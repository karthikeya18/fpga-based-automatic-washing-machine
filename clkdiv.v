==> flow/design.v <==
`timescale 1ns / 1ps
module clkdiv(
    input mclk,
    input rst,
    output clk190
);
reg [18:0] clk_div;
always@(posedge mclk,posedge rst)
begin
if(rst==1)
clk_div=0;
else 
clk_div=clk_div+1; 
end
assign clk190=clk_div[18];
endmodule
== Step by step through the tools: clkdiv ==
Tool output for the design above, in the order of the flow.
Lines are those of the file above, counted from 1.
A cell with -- has no value.
Inputs
  top module: clkdiv
  clock port: mclk
  cell library: sky130hd
  corner: tt_025C_1v80

== Word level ==
Counts by Yosys on the flattened word-level netlist (proc, flatten, opt, wreduce; memories kept). Register bits leave out memories and registers merged into their read ports (data or address); mux counts leave out enables and synchronous resets folded into registers. Print and check cells are left out. Cells with the same type and inputs are merged into one.
Storage and ports
  register bits: 19
  input port bits: 2
  output and inout bits: 1
Operators by class
  add/subtract/negate cells: 1
Operator list (number)
  adder 19 x 1 -> 19 bit (second input constant): 1

== Depth ==
Yosys ltp: most cells in a row. Word level: on the elaborated netlist, between registers, memories and ports. Mapped: between sequential cells and ports; inverters and the memories' decode and read muxes count.
Depth
  depth after elaboration: 1
  ABC_AREA: 0
  depth in mapped cells: 5
  mapped depth without buffers: 5

== Netlist ==
Yosys stat after the flow's synthesis: flattened, memories mapped to cells. It holds for the ABC_AREA given above (unset counts as 0); a run with the other value may have another netlist.
The area totals of this step are shown rounded.
Mapped netlist
  standard cells after synthesis: 67
  chip area (Yosys): 828.3 um2
  flip-flop cells: 19
  buffers: 0
Cells by type
  sky130_fd_sc_hd__dfrtp_1: number 19, area in all 475.456 um2
  sky130_fd_sc_hd__xnor2_1: number 11, area in all 96.342 um2
  sky130_fd_sc_hd__xor2_1: number 6, area in all 52.55 um2
  sky130_fd_sc_hd__nand3_1: number 5, area in all 25.024 um2
  sky130_fd_sc_hd__nand2_1: number 6, area in all 22.522 um2
  sky130_fd_sc_hd__nand4_4: number 1, area in all 21.27 um2
  sky130_fd_sc_hd__nor4_4: number 1, area in all 21.27 um2
  sky130_fd_sc_hd__nor2_1: number 4, area in all 15.014 um2
  sky130_fd_sc_hd__and3_1: number 2, area in all 12.512 um2
  sky130_fd_sc_hd__ha_1: number 1, area in all 12.512 um2
  sky130_fd_sc_hd__nand4_1: number 2, area in all 12.512 um2
  sky130_fd_sc_hd__nand4_2: number 1, area in all 12.512 um2
  sky130_fd_sc_hd__nand3_2: number 1, area in all 10.01 um2
  sky130_fd_sc_hd__nor3_1: number 2, area in all 10.01 um2
  sky130_fd_sc_hd__and4_1: number 1, area in all 8.758 um2
  sky130_fd_sc_hd__inv_1: number 2, area in all 7.507 um2
  sky130_fd_sc_hd__and2_1: number 1, area in all 6.256 um2
  sky130_fd_sc_hd__or2_1: number 1, area in all 6.256 um2

== Worst setup path after synthesis ==
OpenSTA on the mapped netlist: ideal clock, no wires. The path of least setup slack (recovery checks aside). Input and output delay are each 20% of the period. Register names are those of the netlist, which keeps one name where synthesis merged equal registers.
Path post-synthesis
  path type: reg-to-reg
  from: register clk_div[0]
  to: register clk_div[18]
  period: 1.4 ns
  setup time: 0.124 ns
  launch time at the first pin: 0.000 ns
  data arrival time: 1.228 ns
  required time: 1.276 ns
  path slack: 0.048 ns
  path delay: 1.352 ns
  stages on the path: 6
  buffers on the path: 0
  synthesis period reached: 1.352 ns
"path delay" is the arrival time less input delay plus setup time.
"stages on the path": output pins that drive a net of the path, with the launching flip-flop's if there is one; two outputs of one cell count as two.
"synthesis period reached" is the clock period less the worst setup slack; recovery checks do not enter. This is arithmetic on one report: input and output delays are still those of the set period (20% each).
The rows between start and end are the longest chain of elaborated cells between them; the timing report does not say that the signal goes this way. Where chains are equally long, one stands for them.
A line is the first line of the expression or statement that the cell stems from. Yosys adds cells for indexed reads and writes and turns some case tables into memories.
On the way, post-synthesis
  path through: sky130_fd_sc_hd__dfrtp_1 > sky130_fd_sc_hd__ha_1 > sky130_fd_sc_hd__nand3_2 > sky130_fd_sc_hd__nor4_4 > sky130_fd_sc_hd__nand3_1 > sky130_fd_sc_hd__xnor2_1
  length of the longest elaborated chain: 1
  elaborated cells between the ends (all ways): 1
  RTL lines with such cells: 1
Ends and longest elaborated chain, post-synthesis
  start, declared: line 7  | reg [18:0] clk_div;
  start, assigned: line 11  | clk_div=0;
  start, assigned: line 13  | clk_div=clk_div+1;
  adder 19 x 1 -> 19 bit: line 13
  end, assigned: line 11
  end, assigned: line 13
  end, declared: line 7

== Path in the finished layout ==
Path of least setup slack in the final report of run 1 (OpenROAD, finished layout, wires in). Where an end is a register, its clock arrival counts in the times.
Path after layout
  path type: reg-to-reg
  from: register clk_div[5]
  to: register clk_div[18]
  period: 1.14 ns
  setup time: 0.10 ns
  launch time at the first pin: 0.29 ns
  data arrival time: 1.45 ns
  required time: 1.34 ns
  path slack: -0.11 ns
  stages on the path: 5
  buffers on the path: 0
The rows between start and end are the longest chain of elaborated cells between them; the timing report does not say that the signal goes this way. Where chains are equally long, one stands for them.
On the way, after layout
  path through: sky130_fd_sc_hd__dfrtp_1 > sky130_fd_sc_hd__nand4_4 > sky130_fd_sc_hd__nor4_4 > sky130_fd_sc_hd__nand3_1 > sky130_fd_sc_hd__xnor2_1
  length of the longest elaborated chain: 1
  elaborated cells between the ends (all ways): 1
  RTL lines with such cells: 1
Ends and longest elaborated chain, after layout
  start, declared: line 7  | reg [18:0] clk_div;
  start, assigned: line 11  | clk_div=0;
  start, assigned: line 13  | clk_div=clk_div+1;
  adder 19 x 1 -> 19 bit: line 13
  end, assigned: line 11
  end, assigned: line 13
  end, declared: line 7

Stored flow runs of clkdiv (2 of them; Yosys, OpenROAD, sky130hd). They differ in their settings and are not a sequence. Constraints: input delay and output delay 20% of the set period each, output load 0.01 pF.
"achieved clock period" means the clock period less the worst setup slack. The figure is calculated, with input and output delays left at 20% of the set period.
By "worst setup path time" is meant the share of the clock period that the worst setup path is allowed (20% is reserved at inputs, 20% at outputs), minus its slack. Clock arrival times at its registers enter into it.
"power" rests on the timing tool's default activity at the inputs, not on a simulated workload.
The results are shown rounded.

Run 1
==> flow/run.sh <==
#!/bin/bash
# the make line also repeats the synthesis and layout settings of config.mk as NAME=value (left out here)
make -C /OpenROAD-flow-scripts/flow DESIGN_CONFIG=/design/flow/config.mk WORK_HOME=/design/flow/orfs CLKGATE_MAP_FILE= finish
==> flow/config.mk <==
export PLATFORM = sky130hd
export DESIGN_NAME = clkdiv
export DESIGN_NICKNAME = clkdiv
export VERILOG_FILES = /design/flow/design.v
export SDC_FILE = /design/flow/constraint.sdc
export NUM_CORES = 4
export LEC_CHECK = 0
export CAP_MARGIN = 20
export CORE_MARGIN = 9
export CORE_UTILIZATION = 51
export CTS_CLUSTER_SIZE = 29
export GPL_ROUTABILITY_DRIVEN = 0
export MAX_ROUTING_LAYER = met5
export MIN_ROUTING_LAYER = met2
export PLACE_DENSITY_LB_ADDON = 0.02
export SETUP_SLACK_MARGIN = 0.08
export SLEW_MARGIN = 20
export TNS_END_PERCENT = 45
==> flow/constraint.sdc <==
create_clock -name core_clock -period 1.14 [get_ports {mclk}]
set_input_delay 0.2280 -clock core_clock [delete_from_list [all_inputs] [get_ports {mclk}]]
set_output_delay 0.2280 -clock core_clock [all_outputs]
set_load 0.01 [all_outputs]

==> results of run 1 <==
chip area after synthesis (Yosys): 828.3 um2
die area: 3399 um2
standard-cell area of the final layout: 1182 um2
utilization: 77.6 %
worst setup slack after layout: -0.114 ns
total negative slack: -0.874 ns
power: 1.035 mW
achieved clock period: 1.254 ns
worst setup path time: 1.25 ns
worst setup path kind: reg-to-reg

Run 2
==> flow/run.sh <==
#!/bin/bash
# the make line also repeats the synthesis and layout settings of config.mk as NAME=value (left out here)
make -C /OpenROAD-flow-scripts/flow DESIGN_CONFIG=/design/flow/config.mk WORK_HOME=/design/flow/orfs CLKGATE_MAP_FILE= finish
==> flow/config.mk <==
export PLATFORM = sky130hd
export DESIGN_NAME = clkdiv
export DESIGN_NICKNAME = clkdiv
export VERILOG_FILES = /design/flow/design.v
export SDC_FILE = /design/flow/constraint.sdc
export NUM_CORES = 4
export LEC_CHECK = 0
export CAP_MARGIN = 40
export CELL_PAD_IN_SITES_DETAIL_PLACEMENT = 1
export CORE_ASPECT_RATIO = 1.99
export CORE_MARGIN = 2
export CORE_UTILIZATION = 58
export CTS_CLUSTER_DIAMETER = 38
export CTS_CLUSTER_SIZE = 25
export GPL_TIMING_DRIVEN = 0
export PLACE_DENSITY = 0.66
export SLEW_MARGIN = 20
export TNS_END_PERCENT = 55
==> flow/constraint.sdc <==
create_clock -name core_clock -period 0.907 [get_ports {mclk}]
set_input_delay 0.1814 -clock core_clock [delete_from_list [all_inputs] [get_ports {mclk}]]
set_output_delay 0.1814 -clock core_clock [all_outputs]
set_load 0.01 [all_outputs]

==> results of run 2 <==
did not finish, floorplanning stopped with PDN-0185
