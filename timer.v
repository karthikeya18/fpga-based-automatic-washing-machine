==> flow/design.v <==
`timescale 1ns / 1ps
module timer(
    input clk,
    input idle,
    input ready1,
    input ready2,
    input ready3,
    input soak,
    input wash,
    input rinse,
    input spin,
    output reg soaked,
    output reg washed,
    output reg rinsed,
    output reg spun
    );
    parameter wash1time=500,wash2time=750,wash3time=1000,soaktime=800,rinsetime=900,spintime=1000;
    reg [9:0] washcounter,soakcounter,rinsecounter,spincounter,washtime;
    always@(posedge clk)
    begin 
        if(ready1==1) washtime=wash1time;
        else if(ready2==1) washtime=wash2time;
        else if(ready3==1) washtime=wash3time;
    end
    always@(posedge clk)
    begin
        if(soakcounter==soaktime)soaked=1;
        if(washcounter==washtime) washed=1;
        if(rinsecounter==rinsetime) rinsed=1;
        if(spincounter==spintime) spun=1;
        if(idle==1 || ready1==1 || ready2==1 || ready3==1) begin
            washcounter=0;
            soakcounter=0;
            rinsecounter=0;
            spincounter=0;
            soaked=0;
            washed=0;
            rinsed=0;
            spun=0;
        end
        if(soak==1) soakcounter=soakcounter+1;
        if(wash==1) washcounter=washcounter+1;
        if(rinse==1) rinsecounter=rinsecounter+1;
        if(spin==1) spincounter=spincounter+1;
    end
endmodule
### Tool chain data of timer

The steps from the RTL of timer to its reports follow in flow order.
Line numbers count from 1 in the design file above.
Operators carry their Yosys type and port widths (W data, S select, Z words).
Library cell names are shortened.
A cell with -- has no value.

* design top: timer
* clock port: clk
* cell library: sky130hd
* library corner: tt_025C_1v80

### Word-level counts

Counts by Yosys on the flattened word-level netlist (proc, flatten, opt, wreduce; memories kept). Register bits leave out memories and registers merged into their read ports (data or address). Print and check cells are left out. Cells with the same type and inputs are merged into one.

* bits in registers: 50

* equality and inequality tests: 4
* $add $sub $neg: 4
* muxes and demuxes: 10
* reductions and logical operators: 5

Operator list (count)
* $mux W10: 10
* $add A10 B1 Y10 const B: 4
* $eq A10 B10 Y1 const B: 3
* $eq A10 B10 Y1: 1
* $logic_or A1 B1 Y1: 3
* $reduce_bool A2 Y1: 1
* $reduce_or A2 Y1: 1

### Logic depth

Longest topological path by Yosys (ltp), each cell counted once; first at word level (registers and memories cut), then after technology mapping (sequential cells cut; the memories' decode and read muxes count).

* word-level depth: 6
* ABC_AREA: 0
* mapped depth: 7
* gate-level depth less buffers: 6

### Synthesis result

The flow's flattened synthesis, as Yosys stat reports it; memories are mapped. The netlist is that of the ABC_AREA named above (0 if unset); the other value can give another one.

Cells by type
* dfxtp_1: count 49, total area 980.941 um^2
* xor2_1: count 16, total area 140.134 um^2
* or4_1: count 15, total area 112.608 um^2
* a21oi_1: count 21, total area 105.101 um^2
* o31ai_1: count 14, total area 105.101 um^2
* nand4_1: count 15, total area 93.84 um^2
* nand2_1: count 18, total area 67.565 um^2
* nor2_1: count 15, total area 56.304 um^2
* xnor2_1: count 6, total area 52.55 um^2
* and2_1: count 8, total area 50.048 um^2
* ha_1: count 4, total area 50.048 um^2
* mux2_2: count 4, total area 45.043 um^2
* or3_1: count 7, total area 43.792 um^2
* nand3_1: count 7, total area 35.034 um^2
* nor4b_1: count 4, total area 35.034 um^2
* o21ai_0: count 6, total area 30.029 um^2
* nor4bb_1: count 2, total area 20.019 um^2
* inv_1: count 5, total area 18.768 um^2

Not listed: further types 11, cells in them 14.

* mapped cells: 230
* buffers: 5
* synthesis area: 2132.0 um^2
* flip-flop cells: 49
* sequential area: 980.9 um^2

### Path before layout

OpenSTA on the mapped netlist: ideal clock, no wires. The path of least setup slack (recovery checks aside). Input and output delay are each 20% of the period. Register names are those of the netlist, which keeps one name where synthesis merged equal registers.

* path kind: input-to-reg
* from: input ready2
* to: register washcounter[8]
* data arrival time: 2397 ps
* path buffers: 1
* external input delay: 700 ps
* path delay: 1767 ps
* library setup time: 70 ps
* clock period: 3500 ps
* stages on the path: 7
* slack: 1033 ps
* period reached after synthesis: 2467 ps

"path delay" is the arrival time less input delay plus setup time.
"stages on the path" counts driving pins, that of a launching flip-flop among them; a cell with two outputs on the path counts twice.
"period reached after synthesis" is the clock period less the worst setup slack; recovery checks do not enter. This is arithmetic on one report: input and output delays are still those of the set period (20% each).
Between the ends stands the longest chain of elaborated cells between them, by number of cells; it is not shown to be the way that was timed. Of several equally long chains one is given.
Each line given opens the expression or statement behind the cell; cells for indexed reads and writes are added by Yosys, which also makes memories of some case tables.

* cells stage by stage: nor4_1 buf_2 and2_1 ha_1 nand2_1 or4_1 a21oi_1
* length of the longest elaborated chain: 5
* elaborated cells between the ends (all ways): 5
* source lines of those cells: 2

Ends and longest elaborated chain, post-synthesis
* start, declared: line 6 `input ready2,`
* $logic_or A1 B1 Y1 x2: line 31 `if(idle==1 || ready1==1 || ready2==1 || ready3==1) begin`
* $mux W10: line 31
* $add A10 B1 Y10: line 42 `if(wash==1) washcounter=washcounter+1;`
* $mux W10: line 42
* end, assigned: line 32 `washcounter=0;`
* end, assigned: line 42
* end, declared: line 18 `reg [9:0] washcounter,soakcounter,rinsecounter,spincounter,washtime;`

### Worst path after layout

From the final timing report of record 1: the path of least setup slack in the routed layout; clock arrival at registers is part of the times.
The report prints the path's times to 10 ps; the period is as set.

* path kind: input-to-reg
* from: input ready3
* to: register washcounter[6]
* external input delay: 350 ps
* path buffers: 2
* clock period: 1740 ps
* library setup time: 60 ps
* slack: 80 ps
* stages on the path: 8
* data arrival time: 1910 ps

Between the ends stands the longest chain of elaborated cells between them, by number of cells; it is not shown to be the way that was timed. Of several equally long chains one is given.

* cells stage by stage: buf_6 nor4_4 buf_4 and2_4 ha_4 nand2_4 or4_4 a21oi_2
* length of the longest elaborated chain: 4
* elaborated cells between the ends (all ways): 4
* source lines of those cells: 2

Ends and longest elaborated chain, post-layout
* start, declared: line 7 `input ready3,`
* $logic_or A1 B1 Y1: line 31 `if(idle==1 || ready1==1 || ready2==1 || ready3==1) begin`
* $mux W10: line 31
* $add A10 B1 Y10: line 42 `if(wash==1) washcounter=washcounter+1;`
* $mux W10: line 42
* end, assigned: line 32 `washcounter=0;`
* end, assigned: line 42
* end, declared: line 18 `reg [9:0] washcounter,soakcounter,rinsecounter,spincounter,washtime;`

Settings and measured results of 2 stored flow runs for module timer (sky130hd), not sorted in any way. The constraints put input and output delay at 20% of the set period each and load the outputs with 0.01 pF.
"worst setup path time" is the time allowed to the run's worst setup path (the clock period less input and output delay, where it has them) less its slack. Clock arrival times count: a late capture clock shortens it, a late launch clock lengthens it.
"total power of the final layout" rests on the timing tool's default activity at the inputs, not on a simulated workload.
"worst setup path time" is known to 10 ps.

### Record 1

==> flow/run.sh <==
#!/bin/bash
# the make line also repeats the synthesis and layout settings of config.mk as NAME=value (left out here)
make -C /OpenROAD-flow-scripts/flow DESIGN_CONFIG=/design/flow/config.mk WORK_HOME=/design/flow/orfs CLKGATE_MAP_FILE= finish
==> flow/config.mk <==
export PLATFORM = sky130hd
export DESIGN_NAME = timer
export DESIGN_NICKNAME = timer
export VERILOG_FILES = /design/flow/design.v
export SDC_FILE = /design/flow/constraint.sdc
export NUM_CORES = 4
export LEC_CHECK = 0
export CAP_MARGIN = 20
export CELL_PAD_IN_SITES_GLOBAL_PLACEMENT = 0
export CORE_MARGIN = 2
export CORE_UTILIZATION = 56
export CTS_CLUSTER_DIAMETER = 252
export CTS_CLUSTER_SIZE = 100
export GPL_ROUTABILITY_DRIVEN = 1
export MAX_ROUTING_LAYER = met4
export MIN_ROUTING_LAYER = met2
export PLACE_DENSITY_LB_ADDON = 0.02
export SETUP_SLACK_MARGIN = 0.23
export SLEW_MARGIN = 10
==> flow/constraint.sdc <==
create_clock -name core_clock -period 1.74 [get_ports {clk}]
set_input_delay 0.3480 -clock core_clock [delete_from_list [all_inputs] [get_ports {clk}]]
set_output_delay 0.3480 -clock core_clock [all_outputs]
set_load 0.01 [all_outputs]

Results of record 1:
- Utilization after routing: 76.2%
- Yosys chip area after synthesis: 2132.0 um^2
- Die size: 4316.5 um^2
- Total power of the final layout: 1.920 mW
- Worst slack on setup checks: 83 ps
- Final worst hold slack: 354 ps
- Post-route setup TNS: 0 ps
- Worst setup path time: 1310 ps
- Worst setup path kind: input-to-reg

### Record 2

==> flow/run.sh <==
#!/bin/bash
# the make line also repeats the synthesis and layout settings of config.mk as NAME=value (left out here)
make -C /OpenROAD-flow-scripts/flow DESIGN_CONFIG=/design/flow/config.mk WORK_HOME=/design/flow/orfs CLKGATE_MAP_FILE= finish
==> flow/config.mk <==
export PLATFORM = sky130hd
export DESIGN_NAME = timer
export DESIGN_NICKNAME = timer
export VERILOG_FILES = /design/flow/design.v
export SDC_FILE = /design/flow/constraint.sdc
export NUM_CORES = 4
export LEC_CHECK = 0
export ABC_AREA = 0
export CAP_MARGIN = 20
export CELL_PAD_IN_SITES_DETAIL_PLACEMENT = 2
export CORE_MARGIN = 7
export CORE_UTILIZATION = 64
export CTS_CLUSTER_SIZE = 53
export MAX_ROUTING_LAYER = met4
export MIN_ROUTING_LAYER = met2
export PLACE_DENSITY = 0.61
export SLEW_MARGIN = 40
==> flow/constraint.sdc <==
create_clock -name core_clock -period 3.15 [get_ports {clk}]
set_input_delay 0.6300 -clock core_clock [delete_from_list [all_inputs] [get_ports {clk}]]
set_output_delay 0.6300 -clock core_clock [all_outputs]
set_load 0.01 [all_outputs]

Outcome of record 2: no results, placement failed with DPL-0033
